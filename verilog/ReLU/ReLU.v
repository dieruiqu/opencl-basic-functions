==> flow/design.v <==
module ReLU
(
	input clock,
	input resetn,
	input [31:0] x,
	output reg [31:0] y
);
	reg [31:0] y1;
	always @(posedge clock) 
	begin
		if (!resetn) begin
			y1 <= 32'h00000000;
			y  <= 32'h00000000;
		end else if (x[31] == 1'b0) begin
			y1 <= x;
			y  <= y1;
		end else begin
			y1 <= 32'h00000000;
			y  <= y1;
		end
	end
endmodule
== Tool chain data of ReLU ==
The steps from the RTL of ReLU to its reports follow in flow order.
Line numbers count from 1 in the design file above.
Cell names lack the library's common part.
A cell with - has no value.
Inputs
  design top: ReLU
  clock input: clock
  cell library: sky130hd
  library corner: tt_025C_1v80

== After elaboration ==
Counts by Yosys on the flattened word-level netlist (proc, flatten, opt, wreduce; memories kept). Register bits leave out memories and registers merged into their read ports (data or address); mux counts leave out enables and synchronous resets folded into registers. Print and check cells are left out. Cells with the same type and inputs are merged into one.
Storage and ports
  bits in registers: 64
  output and inout port bits: 32
Cells by class
  bitwise operators: 1
  reduce/logical cells: 1
Operators by type and width (number)
  2-bit OR reduction: 1
  1-bit inverter: 1

== Depth ==
Depth = most cells in a row (Yosys ltp): at word level without a register or memory, in the mapped netlist without a sequential cell, where the memories' decode and read muxes count.
Logic depth
  depth in word-level cells: 2
  ABC_AREA: 0
  mapped depth: 2
  depth with buffers taken out: 1

== Synthesis result ==
Yosys stat after the flow's synthesis: flattened, memories mapped to cells. It holds for the ABC_AREA given above (unset counts as 0); a run with the other value may have another netlist.
Synthesis totals
  mapped cells: 135
  synthesis area: 0.0017992 mm^2
  flip-flops: 62
Cell types
  dfxtp_1: number 62, area in all 1241.19 um^2
  and3b_2: number 29, area in all 290.278 um^2
  and2_1: number 31, area in all 193.936 um^2
  clkbuf_2: number 6, area in all 30.029 um^2
  and3b_1: number 2, area in all 17.517 um^2
  buf_2: number 3, area in all 15.014 um^2
  buf_4: number 1, area in all 7.507 um^2
  conb_1: number 1, area in all 3.754 um^2

== Worst setup path after synthesis ==
OpenSTA on the mapped netlist: ideal clock, no wires. The path of least setup slack (recovery checks aside). Input and output delay are each 20% of the period. Register names are those of the netlist, which keeps one name where synthesis merged equal registers.
Timing after synthesis
  kind: in2reg
  start point: input x[31]
  end point: register y1[17]
  period: 638 ps
  launch time at the first pin: 128 ps
  arrival: 444 ps
  required time: 521 ps
  path slack: 78 ps
  path delay: 433 ps
  stages on the path: 2
  path buffers: 1
  synthesis period reached: 560 ps
"path delay" = arrival - input delay + setup time.
"stages on the path": output pins that drive a net of the path, with the launching flip-flop's if there is one; two outputs of one cell count as two.
"synthesis period reached" is the clock period less the worst setup slack; recovery checks do not enter. This is arithmetic on one report: input and output delays are still those of the set period (20% each).
Between the ends stands the longest chain of elaborated cells between them, by number of cells; it is not shown to be the way that was timed. Of several equally long chains one is given.
A line is the first line of the expression or statement that the cell stems from. Yosys adds cells for indexed reads and writes and turns some case tables into memories.
A register here has more assigning lines than the two given.
On the way, after synthesis
  path through: buf_2 > and3b_2
  length of the longest elaborated chain: 1
  elaborated cells on any way between the ends: 1
Ends and longest elaborated chain, after synthesis
  start: declaration: line 5  | input [31:0] x,
  2-bit OR reduction
  end: assignment: line 12  | y1 <= 32'h00000000;
  end: assignment: line 15  | y1 <= x;
  end: declaration: line 8  | reg [31:0] y1;

== Worst path after layout ==
Path of least setup slack in the final report of run 1 (OpenROAD, finished layout, wires in). Where an end is a register, its clock arrival counts in the times.
The path's times are printed in steps of 10 ps; the period is the one set.
Timing post-layout
  kind: reg2out
  start point: register y[27]
  end point: output y[27]
  period: 799 ps
  output delay: 160 ps
  launch time at the first pin: 320 ps
  arrival: 750 ps
  required time: 640 ps
  path slack: -110 ps
  stages on the path: 2
  path buffers: 1
A register here has more assigning lines than the two given.
On the way, post-layout
  path through: dfxtp_2 > buf_6
  length of the longest elaborated chain: 0
  elaborated cells on any way between the ends: 0
Ends and longest elaborated chain, post-layout
  start: declaration: line 6  | output reg [31:0] y
  start: assignment: line 16  | y <= y1;
  start: assignment: line 19  | y <= y1;
  end: declaration: line 6

Memo
Re: implementation data of ReLU

2 stored runs of ReLU in the flow (synthesis by Yosys, layout by OpenROAD, sky130hd cells), in arbitrary order. Constraints: input delay and output delay 20% of the set period each, output load 0.01 pF.
By "achieved clock period" is meant the clock period of the run minus its worst setup slack. This is arithmetic on one report: input and output delays are still those of the set period (20% each).
"worst setup path time" = time allowed to the worst setup path (clock period - input delay - output delay, where it has them) - its slack; a late launch clock adds to it, a late capture clock takes from it.
By "power" is meant OpenSTA's value without simulated activity: inputs other than the clock are taken to toggle once in ten clock periods, and the tool carries that through the logic.
"worst setup path time" is given in steps of 10 ps.
[run 1] settings: period_ns=0.799, CORE_UTILIZATION=15, SETUP_SLACK_MARGIN=0.22, PLACE_DENSITY=0.93, HOLD_SLACK_MARGIN=0.27, CORE_ASPECT_RATIO=1.38, TNS_END_PERCENT=95, GPL_ROUTABILITY_DRIVEN=0, CTS_CLUSTER_SIZE=63, MAX_ROUTING_LAYER=met5, CAP_MARGIN=20, CORE_MARGIN=2, SLEW_MARGIN=20
[run 1] result: chip area after synthesis (Yosys) 0.0017992 mm^2, die area 0.012898 mm^2, standard-cell area of the final layout 0.0028878 mm^2, utilization 0.243, worst setup slack after layout -110 ps, total negative slack -3078 ps, worst hold slack 144 ps, power 7287 uW, achieved clock period 909 ps, worst setup path time 750 ps, worst setup path kind reg2out
[run 2] settings: period_ns=0.351, CORE_UTILIZATION=66, SETUP_SLACK_MARGIN=0.04, CORE_ASPECT_RATIO=1.23, CORE_MARGIN=8, CELL_PAD_IN_SITES_GLOBAL_PLACEMENT=2, ABC_AREA=1, GPL_TIMING_DRIVEN=1, CAP_MARGIN=20, SLEW_MARGIN=20
[run 2] result: did not finish, placement stopped with GPL-0301
