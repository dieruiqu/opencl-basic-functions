==> flow/design.v <==
module IEEE754_Mult
(
	input clock,
	input resetn,
	input [31:0] a,
	input [31:0] b,
	output reg [31:0] y
);
	wire sign;
	assign sign = (a[31] ^ b[31]);
	wire [7:0] exp_;
	assign exp_ = (a[30:23] + b[30:23]) + 8'b10000001;
	wire [23:0] mnts_a, mnts_b;
	assign mnts_a = {1'b1, a[22:0]};
	assign mnts_b = {1'b1, b[22:0]};
	wire [47:0] mnts_;
	assign mnts_ = (mnts_a * mnts_b);
	wire signed [24:0] mnts;
	assign mnts = mnts_[47:23];
	wire nrm_bit = mnts[24];
	wire [7:0] exp;
	assign exp = exp_ + nrm_bit;
	wire [22:0] mnts_res;
	assign mnts_res = nrm_bit ? mnts[23:1] : mnts[22:0];
	reg [31:0] y1;
	always @(posedge clock) 
	begin
		if (!resetn) begin
			y1 <= 32'h00000000;
			y <= 32'h00000000;
		end else begin
			if (a == 32'h00000000 || b == 32'h00000000) begin
				y1 <= 32'h00000000;
			end else begin
				y1 <= {sign, exp, mnts_res};
			end
			y <= y1;
		end
	end
endmodule
# From RTL to reports: IEEE754_Mult
# Tool output for the design above, in the order of the flow.
# Line numbers count from 1 in the design file above.
# Cell names lack the library's common part.
# The mark - stands for no value.
# setup
top_module	IEEE754_Mult
clock	clock
cell_library	sky130hd
corner	tt_025C_1v80

# Word level
# Source: Yosys, flattened and elaborated, memories not mapped. Widths are those after wreduce. Registers that Yosys merges into a memory's read port (data or address) are not register bits. Print and check cells do not count. Equal cells are merged and count once.
# bits
regBits	64
inputBits	66
output_inout_bits	32
wordCells	13
# op_classes
n_addsub	3
n_mul	1
mux	1
logic	2
reduce_logical	4
# op_table
op	n
24-bit by 24-bit multiplier with 48-bit output	1
32-bit zero test	2
23-bit two-way mux	1
8-bit by 1-bit adder with 8-bit output	1
8-bit adder	1
8-bit adder with constant B	1
2-bit OR reduction	1
1-bit XOR	1
1-bit logical OR	1
1-bit NOT	1

# Depth
# Yosys ltp: most cells in a row. Word level: on the elaborated netlist, between registers, memories and ports. Mapped: between sequential cells and ports; inverters and the memories' decode and read muxes count.
# logic_depth
ltp_word	3
abc_area	0
mapped_depth	40
ltp_nobuf	36

# After synthesis
# The flow's flattened synthesis, as Yosys stat reports it; memories are mapped. The netlist is that of the ABC_AREA named above (0 if unset); the other value can give another one.
# The area totals of this step are shown rounded.
# synth_totals
mapped_cells	2372
synth_area_mm2	0.021
seq_area_mm2	0.001281
ffs	64
buffers	118
# types
cell	n	area_total_um2
fa_1	482	9.65E+03
ha_1	182	2.28E+03
inv_1	570	2.14E+03
and2_1	248	1.55E+03
dfxtp_1	64	1.28E+03
nand2_1	307	1.15E+03
clkbuf_1	98	367.853
a21oi_1	63	315.302
nor2_1	63	236.477
a21o_1	27	202.694
xnor2_1	22	192.685
nor3_1	24	120.115
nand3_1	23	115.11
o21ai_0	23	115.11
nor4_1	18	112.608
o21ai_1	18	90.086
nand4_1	14	87.584
xor2_1	10	87.584
# Not listed: further types 46, cells in them 116.

# Timing after synthesis
# Source: OpenSTA report_checks on the synthesized netlist (no wires, ideal clock, input and output delay 20% of the period each), path of least setup slack; recovery checks are left aside. Register names are those of the netlist, which keeps one name where synthesis merged equal registers.
# synth_path
path_kind	in2reg
start	in b[3]
end	reg y1[29]
period_ns	14.2
in_delay_ns	2.840
setup_ns	0.128
t_first_pin_ns	2.840
arrival_time_ns	10.221
t_required_ns	14.072
path_slack_ns	3.851
delay_ns	7.509
path_stages	37
path_buffers	3
period_less_setup_slack_ns	10.349
# "delay_ns" = arrival - input delay + setup time.
# "path_stages": output pins that drive a net of the path, with the launching flip-flop's if there is one; two outputs of one cell count as two.
# "period_less_setup_slack_ns" is the clock period less the worst setup slack; recovery checks do not enter. This is arithmetic on one report: input and output delays are still those of the set period (20% each).
# Between the ends stands the longest chain of elaborated cells between them, by number of cells; it is not shown to be the way that was timed. Of several equally long chains one is given.
# A line is the first line of the expression or statement that the cell stems from. Yosys adds cells for indexed reads and writes and turns some case tables into memories.
# A register here has more assigning lines than the two given.
# synth_via
cell_sequence	clkbuf_1 nand2_1 fa_1 inv_1 fa_1 fa_1 inv_1 fa_1 inv_1 fa_1 fa_1 inv_1 fa_1 inv_1 ha_1 buf_4 nand4_4 nor4_2 a21oi_1 o21a_1 o32ai_2 o31ai_4 and3_1 buf_6 or3_1 nand2_1 ha_1 inv_1 fa_1 nor2b_1 o21ai_0 nand2b_1 a21oi_1 nor2_1 nor2_1 xor2_1 nor2_1
elab_chain_cells	3
cone_cells	5
cone_lines	3
classes_between	1 x add/sub; 1 x mul; 3 x reduce/logical
# synth_lines
item	line_no	text
from (decl)	6	input [31:0] b,
32-bit zero test	32	if (a == 32'h00000000 || b == 32'h00000000) begin
1-bit logical OR	32
2-bit OR reduction	-
to (assign)	33	y1 <= 32'h00000000;
to (assign)	35	y1 <= {sign, exp, mnts_res};
to (decl)	25	reg [31:0] y1;

# Worst path after layout
# From the final timing report of run 1: the path of least setup slack in the routed layout; clock arrival at registers is part of the times.
# layout_path
path_kind	in2reg
start	in b[0]
end	reg y1[29]
period_ns	9.73
in_delay_ns	1.95
setup_ns	0.12
t_first_pin_ns	1.95
arrival_time_ns	9.89
t_required_ns	9.93
path_slack_ns	0.04
path_stages	35
path_buffers	4
# Between the ends stands the longest chain of elaborated cells between them, by number of cells; it is not shown to be the way that was timed. Of several equally long chains one is given.
# A register here has more assigning lines than the two given.
# layout_via
cell_sequence	clkdlybuf4s50_1 buf_4 buf_4 and2_1 fa_1 fa_1 inv_1 fa_1 fa_1 inv_1 fa_2 inv_1 fa_1 inv_1 fa_1 ha_4 nand2_1 or2_4 buf_4 nor3_4 o31ai_4 and3_1 or3_4 nand2_1 ha_1 inv_1 fa_2 nor2b_2 o21ai_0 nand2b_1 a21oi_1 nor2_1 nor2_1 xor2_1 nor2_1
elab_chain_cells	3
cone_cells	5
cone_lines	3
classes_between	1 x add/sub; 1 x mul; 3 x reduce/logical
# layout_lines
item	line_no	text
from (decl)	6	input [31:0] b,
32-bit zero test	32	if (a == 32'h00000000 || b == 32'h00000000) begin
1-bit logical OR	32
2-bit OR reduction	-
to (assign)	33	y1 <= 32'h00000000;
to (assign)	35	y1 <= {sign, exp, mnts_res};
to (decl)	25	reg [31:0] y1;

# Measured data: module IEEE754_Mult, platform sky130hd, 2 stored runs of the flow under differing settings, order arbitrary. Input and output delays are each 20% of the period that was set; the output load is 0.01 pF.
# "period_reached_ns" means the clock period less the worst setup slack. The figure is calculated, with input and output delays left at 20% of the set period.
# "worst_path_allowed_less_slack_ns": the worst setup path's part of the clock period (all of it between registers, 20% less for each end at a port) less its slack. A launch clock that arrives late makes it longer, a capture clock that arrives late makes it shorter.
# Results are given in rounded form.
# A setting shown as n/a is not set for that run.
name,run 1,run 2
period_ns,9.73,8.34
CORE_UTILIZATION,25,19
SETUP_SLACK_MARGIN,-0.3,-0.41
PLACE_DENSITY_LB_ADDON,0.16,0.05
HOLD_SLACK_MARGIN,-0.06,n/a
CORE_MARGIN,5,2
GPL_TIMING_DRIVEN,1,0
CTS_CLUSTER_DIAMETER,283,n/a
MIN_ROUTING_LAYER,met1,n/a
CAP_MARGIN,20,20
SLEW_MARGIN,20,20
CORE_ASPECT_RATIO,n/a,0.78
CELL_PAD_IN_SITES_GLOBAL_PLACEMENT,n/a,1
CELL_PAD_IN_SITES_DETAIL_PLACEMENT,n/a,0
TNS_END_PERCENT,n/a,35
MAX_ROUTING_LAYER,n/a,met4
setup_worst_slack_ns,0.043,-1.097
stdcell_area_mm2,0.02612,0.02687
worst_path_allowed_less_slack_ns,7.74,7.77
timing.worst_path_kind,in2reg,in2reg
util_pct,31.3,24.6
synthesis_area_mm2,0.021,0.021
worst_hold_slack_ns,0.429,0.431
period_reached_ns,9.687,9.437
final_die_area_mm2,0.0899,0.1132
setup_tns_ns,0.000,-8.909
